==> flow/design.v <==
module Debouncer(
    input wire clk,
    input wire signal_in,
    output reg signal_out = 1'b0
    );
reg old_signal_in = 1'b0;
reg [15:0] counter = 16'd0;
wire [15:0] counter_max = 16'd65535;
always @ (posedge clk)
	begin
		if (old_signal_in != signal_in)
			begin
				counter <= 16'd0;
			end
		else
			begin
				if (counter < counter_max)
					begin
						counter <= counter + 16'd1;
					end
				else
					begin
						signal_out <= signal_in;
					end
			end
		old_signal_in <= signal_in;
	end
endmodule
module RotaryEncoder(
    input wire clock,
    input wire a,
    input wire b,
    input wire button,
    output reg [7:0] count = 8'd1
    );
wire button_d;
wire [1:0] rotary_in = {a, b};
reg delay_button_d;
reg rotary_q1;
reg rotary_q2;
reg delay_rotary_q1;
reg rotate_event;
reg rotate_left;
Debouncer db_rot_center(.clk(clock), .signal_in(button), .signal_out(button_d));
always @ (posedge clock)
	begin
			case (rotary_in)
				2'b00:
					begin
						rotary_q1 <= 0;
						rotary_q2 <= rotary_q2;
					end
				2'b01:
					begin
						rotary_q1 <= rotary_q1;
						rotary_q2 <= 0;
					end
				2'b10:
					begin
						rotary_q1 <= rotary_q1;
						rotary_q2 <= 1;
					end
				2'b11:
					begin
						rotary_q1 <= 1;
						rotary_q2 <= rotary_q2;
					end
				default:
					begin
						rotary_q1 <= rotary_q1;
						rotary_q2 <= rotary_q2;
					end
			endcase
			if (rotary_q1 == 1'b1 && delay_rotary_q1 == 1'b0)
				begin
					rotate_event <= 1;
					rotate_left <= rotary_q2;
				end
			else
				begin
					rotate_event <= 0;
					rotate_left <= rotate_left;
				end
			if (button_d == 1'b1 && delay_button_d == 1'b0)
				begin
					count <= 8'd0;
				end
			else
				begin
					if (rotate_event) if (rotate_left) count <= count + 8'd1; else count <= count - 8'd1;
				end
			delay_rotary_q1 <= rotary_q1;
			delay_button_d <= button_d;
	end
endmodule
module top(
    input wire clk,					 
    input wire rot_a,					 
    input wire rot_b,					 
    input wire rot_center,				 
    output wire [7:0] d,				 
    output reg wr = 1'b1,				 
    input wire txe,					 
    output wire [7:0] leds				 
    );
wire [31:0] clock_divisor = 32'd5;			 
wire [23:0] out_max = 24'd65024;			 
wire [23:0] out_min = 24'd256;				 
wire [7:0] increment;					 
reg [31:0] clock_counter = 32'd0;			 
reg count_direction = 1'b1;				 
reg [23:0] out_counter = 24'd256;			 
assign leds = out_counter[15:8];			 
assign d = out_counter[15:8];				 
RotaryEncoder encoder(.clock(clk), .a(rot_a), .b(rot_b), .button(rot_center), .count(increment));
always @ (posedge clk)
	begin
		if (clock_counter < clock_divisor - 3)		 
			begin
				clock_counter <= clock_counter + 32'd1;
				out_counter <= out_counter;
				wr <= wr;
				count_direction <= count_direction;
			end
		else
			begin			
				if (clock_counter == clock_divisor - 3)
					begin
						clock_counter <= clock_counter + 32'd1;
						wr <= wr;
						if (count_direction) 
							out_counter <= out_counter + {8'd0, increment, 8'd0}; 
						else 
							out_counter <= out_counter - {8'd0, increment, 8'd0};
						if (out_counter >= out_max)
							begin
								count_direction <= 1'b0;
							end
						else
							begin
								if (out_counter <= out_min)
									begin
										count_direction <= 1'b1;
									end
								else
									begin
										count_direction <= count_direction;
									end
							end
					end
				else
					begin
						if (clock_counter == clock_divisor - 2)
							begin
								clock_counter <= clock_counter + 32'd1;
								out_counter <= out_counter;
								count_direction <= count_direction;
								wr <= 1'b1;
							end
						else
							begin
								if (clock_counter < clock_divisor)
									begin
										clock_counter <= clock_counter + 32'd1;
										out_counter <= out_counter;
										wr <= wr;
										count_direction <= count_direction;
									end
								else
									begin
										clock_counter <= 32'd0;
										out_counter <= out_counter;
										if (txe == 1'b0)
											wr <= 1'b0;
										else
											wr <= wr;
										count_direction <= count_direction;
									end
							end
					end
			end
	end
endmodule
* Tool chain data of top
Tool output for the design above, in the order of the flow. Lines are those of the file above, counted from 1. Operators: Yosys type, input widths -> output width; for muxes data width and select width s. The mark - stands for no value.
Design: top top, clock port clk, cell library sky130hd, timing corner tt_025C_1v80

* Word level
Source: Yosys, flattened and elaborated, memories not mapped. Widths are those after wreduce. Registers that Yosys merges into a memory's read port (data or address) are not register bits. Print and check cells do not count. Equal cells are merged and count once.
Storage and ports: register bits 90, input port bits 5, output and inout port bits 17, cells after elaboration 61
Operators by class: add/sub/neg operators 6, $lt $le $gt $ge 5, equal/unequal tests 8, muxes and demuxes 12, bitwise gates (word level) 6, reductions and logical operators 10
Operators by type and width (count):
- $mux 32 | 4
- $eq 32x2->1 const B | 2
- $add 32x1->32 const B | 1
- $lt 32x2->1 const B | 1
- $lt 32x3->1 const B | 1
- $add 24x16->24 | 1
- $sub 24x16->24 | 1
- $ge 24x16->1 const B | 1
- $le 24x9->1 const B | 1
- $mux 24 | 1
- $add 16x1->16 const B | 1
- $lt 16x16->1 const B | 1
- $add 8x1->8 const B | 1
- $sub 8x1->8 const B | 1
- $mux 8 | 1
- $not 1->1 | 6
- $eq 2x2->1 const B | 2
- $reduce_and 2->1 | 2
- $reduce_or 2->1 | 2
- $reduce_and 4->1 | 1
- $pmux 1 s2 | 2
- $mux 1 | 4
- $reduce_and 3->1 | 1
- $logic_and 1x1->1 | 2
- $eq 2x1->1 const B | 1
- $ne 2x1->1 const B | 1
- $ne 2x2->1 const B | 1
- $logic_not 2->1 | 1
Not listed: further kinds 2, cells in them 2.

* Longest topological paths
Depth = most cells in a row (Yosys ltp): at word level without a register or memory, in the mapped netlist without a sequential cell, where the memories' decode and read muxes count.
Depth: depth after elaboration 5, ABC_AREA 1, depth in mapped cells 16, mapped depth without buffers 16

* After synthesis
Yosys stat after the flow's synthesis: flattened, memories mapped to cells. It holds for the ABC_AREA given above (unset counts as 0); a run with the other value may have another netlist. The area totals of this step are shown rounded.
Mapped netlist: standard cells after synthesis 551, synthesis area 4400 um2, area of sequential cells 1900 um2, mapped flip-flops 82, buffer cells 19
Cells by type:
- sky130_fd_sc_hd__dfxtp_1 | count 60, area in all 1.2E+03 um2
- sky130_fd_sc_hd__edfxtp_1 | count 22, area in all 660.634 um2
- sky130_fd_sc_hd__nand2_1 | count 118, area in all 442.925 um2
- sky130_fd_sc_hd__ha_1 | count 29, area in all 362.848 um2
- sky130_fd_sc_hd__nor2_1 | count 69, area in all 258.998 um2
- sky130_fd_sc_hd__inv_1 | count 62, area in all 232.723 um2
- sky130_fd_sc_hd__nand3_1 | count 37, area in all 185.178 um2
- sky130_fd_sc_hd__a21oi_1 | count 35, area in all 175.168 um2
- sky130_fd_sc_hd__xor2_1 | count 18, area in all 157.651 um2
- sky130_fd_sc_hd__buf_4 | count 16, area in all 120.115 um2
- sky130_fd_sc_hd__o21ai_0 | count 17, area in all 85.082 um2
- sky130_fd_sc_hd__nor3_1 | count 15, area in all 75.072 um2
- sky130_fd_sc_hd__nand4_1 | count 11, area in all 68.816 um2
- sky130_fd_sc_hd__xnor2_1 | count 5, area in all 43.792 um2
- sky130_fd_sc_hd__fa_1 | count 2, area in all 40.038 um2
- sky130_fd_sc_hd__nand3b_1 | count 5, area in all 37.536 um2
- sky130_fd_sc_hd__a31oi_1 | count 5, area in all 31.28 um2
- sky130_fd_sc_hd__or2_2 | count 5, area in all 31.28 um2
Other cell types: 15; their cells: 20.

* Path before layout
Source: OpenSTA report_checks on the synthesized netlist (no wires, ideal clock, input and output delay 20% of the period each), path of least setup slack; recovery checks are left aside. Register names are those of the netlist, which keeps one name where synthesis merged equal registers.
Timing path post-synthesis: path type register to register, start register encoder.count[1], end register out_counter[18], period 3.38 ns, library setup time 0.259 ns, launch time at the first pin 0.000 ns, arrival time 2.248 ns, path slack 0.873 ns, path delay 2.507 ns, stages on the path 12, buffers on the path 0, synthesis period reached 2.507 ns
"path delay" is the arrival time less input delay plus setup time. "stages on the path" counts driving pins, that of a launching flip-flop among them; a cell with two outputs on the path counts twice. "synthesis period reached" = period - worst setup slack (recovery checks aside). The figure is calculated, with input and output delays left at 20% of the set period. Between the ends stands the longest chain of elaborated cells between them, by number of cells; it is not shown to be the way that was timed. Of several equally long chains one is given. Each line given opens the expression or statement behind the cell; cells for indexed reads and writes are added by Yosys, which also makes memories of some case tables. A register here has more assigning lines than the two given.
On the way, post-synthesis: cells stage by stage sky130_fd_sc_hd__dfxtp_1 sky130_fd_sc_hd__nor3_1 sky130_fd_sc_hd__nand3_1 sky130_fd_sc_hd__nor3_1 sky130_fd_sc_hd__ha_1 sky130_fd_sc_hd__nand2_1 sky130_fd_sc_hd__o21ai_0 sky130_fd_sc_hd__ha_1 sky130_fd_sc_hd__a21oi_1 sky130_fd_sc_hd__o21ai_0 sky130_fd_sc_hd__nand3b_1 sky130_fd_sc_hd__xor2_1, length of the longest elaborated chain 2, elaborated cells between the ends (all ways) 3, RTL lines with such cells 3, classes of those cells add/sub (2); mux (1)
Ends and longest elaborated chain, post-synthesis:
- start, declared | line 34 | output reg [7:0] count = 8'd1
- start, assigned | line 86 | count <= 8'd0;
- start, assigned | line 90 | if (rotate_event) if (rotate_left) count <= count + 8'd1; else count <= count - 8'd1;
- $sub 24x16->24 | line 134 | out_counter <= out_counter - {8'd0, increment, 8'd0};
- $mux 24 | line 131 | if (count_direction)
- end, assigned | line 132 | out_counter <= out_counter + {8'd0, increment, 8'd0};
- end, assigned | line 134
- end, declared | line 112 | reg [23:0] out_counter = 24'd256;

* Worst path after layout
From the final timing report of flow run 1: the path of least setup slack in the routed layout; clock arrival at registers is part of the times.
Timing path post-layout: path type register to register, start register encoder.count[2], end register out_counter[20], period 2.25 ns, library setup time 0.24 ns, launch time at the first pin 0.35 ns, arrival time 2.65 ns, path slack -0.28 ns, stages on the path 12, buffers on the path 1
Between the ends stands the longest chain of elaborated cells between them, by number of cells; it is not shown to be the way that was timed. Of several equally long chains one is given. A register here has more assigning lines than the two given.
On the way, post-layout: cells stage by stage sky130_fd_sc_hd__dfxtp_4 sky130_fd_sc_hd__nor3_4 sky130_fd_sc_hd__nand3_2 sky130_fd_sc_hd__nor3_4 sky130_fd_sc_hd__buf_4 sky130_fd_sc_hd__a21oi_1 sky130_fd_sc_hd__ha_1 sky130_fd_sc_hd__a21oi_2 sky130_fd_sc_hd__nor2_1 sky130_fd_sc_hd__nor2_1 sky130_fd_sc_hd__nand3_2 sky130_fd_sc_hd__xor2_1, length of the longest elaborated chain 2, elaborated cells between the ends (all ways) 3, RTL lines with such cells 3, classes of those cells add/sub (2); mux (1)
Ends and longest elaborated chain, post-layout:
- start, declared | line 34 | output reg [7:0] count = 8'd1
- start, assigned | line 86 | count <= 8'd0;
- start, assigned | line 90 | if (rotate_event) if (rotate_left) count <= count + 8'd1; else count <= count - 8'd1;
- $sub 24x16->24 | line 134 | out_counter <= out_counter - {8'd0, increment, 8'd0};
- $mux 24 | line 131 | if (count_direction)
- end, assigned | line 132 | out_counter <= out_counter + {8'd0, increment, 8'd0};
- end, assigned | line 134
- end, declared | line 112 | reg [23:0] out_counter = 24'd256;

Flow measurements of top on sky130hd: 2 stored runs with different settings, listed in no order. Input and output delays are each 20% of the period that was set; the output load is 0.01 pF.
"achieved period" is the run's clock period less its worst setup slack. It is reckoned from that one timing run; input and output delays stay at 20% of the period that was set.
Measured values are rounded.

[flow run 1] flow files
==> flow/run.sh <==
#!/bin/bash
# the make line also repeats the synthesis and layout settings of config.mk as NAME=value (left out here)
make -C /OpenROAD-flow-scripts/flow DESIGN_CONFIG=/design/flow/config.mk WORK_HOME=/design/flow/orfs CLKGATE_MAP_FILE= finish
==> flow/config.mk <==
export PLATFORM = sky130hd
export DESIGN_NAME = top
export DESIGN_NICKNAME = top
export VERILOG_FILES = /design/flow/design.v
export SDC_FILE = /design/flow/constraint.sdc
export NUM_CORES = 4
export LEC_CHECK = 0
export ABC_AREA = 1
export CAP_MARGIN = 20
export CELL_PAD_IN_SITES_DETAIL_PLACEMENT = 2
export CELL_PAD_IN_SITES_GLOBAL_PLACEMENT = 3
export CORE_MARGIN = 6
export CORE_UTILIZATION = 30
export GPL_ROUTABILITY_DRIVEN = 1
export GPL_TIMING_DRIVEN = 0
export MAX_ROUTING_LAYER = met5
export PLACE_DENSITY = 0.81
export SETUP_SLACK_MARGIN = 0.67
export SLEW_MARGIN = 20
==> flow/constraint.sdc <==
create_clock -name core_clock -period 2.25 [get_ports {clk}]
set_input_delay 0.4500 -clock core_clock [delete_from_list [all_inputs] [get_ports {clk}]]
set_output_delay 0.4500 -clock core_clock [all_outputs]
set_load 0.01 [all_outputs]

[flow run 1] result: chip area in the Yosys report 4400 um2; post-layout utilization 47 %; achieved period 2.534 ns; setup slack of the worst path -0.28 ns; worst hold slack in the final report 0.37 ns; die outline area 18000 um2; sum of negative setup slack -1.6 ns

[flow run 2] flow files
==> flow/run.sh <==
#!/bin/bash
# the make line also repeats the synthesis and layout settings of config.mk as NAME=value (left out here)
make -C /OpenROAD-flow-scripts/flow DESIGN_CONFIG=/design/flow/config.mk WORK_HOME=/design/flow/orfs CLKGATE_MAP_FILE= finish
==> flow/config.mk <==
export PLATFORM = sky130hd
export DESIGN_NAME = top
export DESIGN_NICKNAME = top
export VERILOG_FILES = /design/flow/design.v
export SDC_FILE = /design/flow/constraint.sdc
export NUM_CORES = 4
export LEC_CHECK = 0
export ABC_AREA = 0
export CAP_MARGIN = 20
export CELL_PAD_IN_SITES_DETAIL_PLACEMENT = 2
export CELL_PAD_IN_SITES_GLOBAL_PLACEMENT = 0
export CORE_MARGIN = 2
export CORE_UTILIZATION = 64
export CTS_CLUSTER_DIAMETER = 324
export PLACE_DENSITY_LB_ADDON = 0.18
export SLEW_MARGIN = 20
==> flow/constraint.sdc <==
create_clock -name core_clock -period 2.93 [get_ports {clk}]
set_input_delay 0.5860 -clock core_clock [delete_from_list [all_inputs] [get_ports {clk}]]
set_output_delay 0.5860 -clock core_clock [all_outputs]
set_load 0.01 [all_outputs]

[flow run 2] result: no results, placement failed with DPL-0033
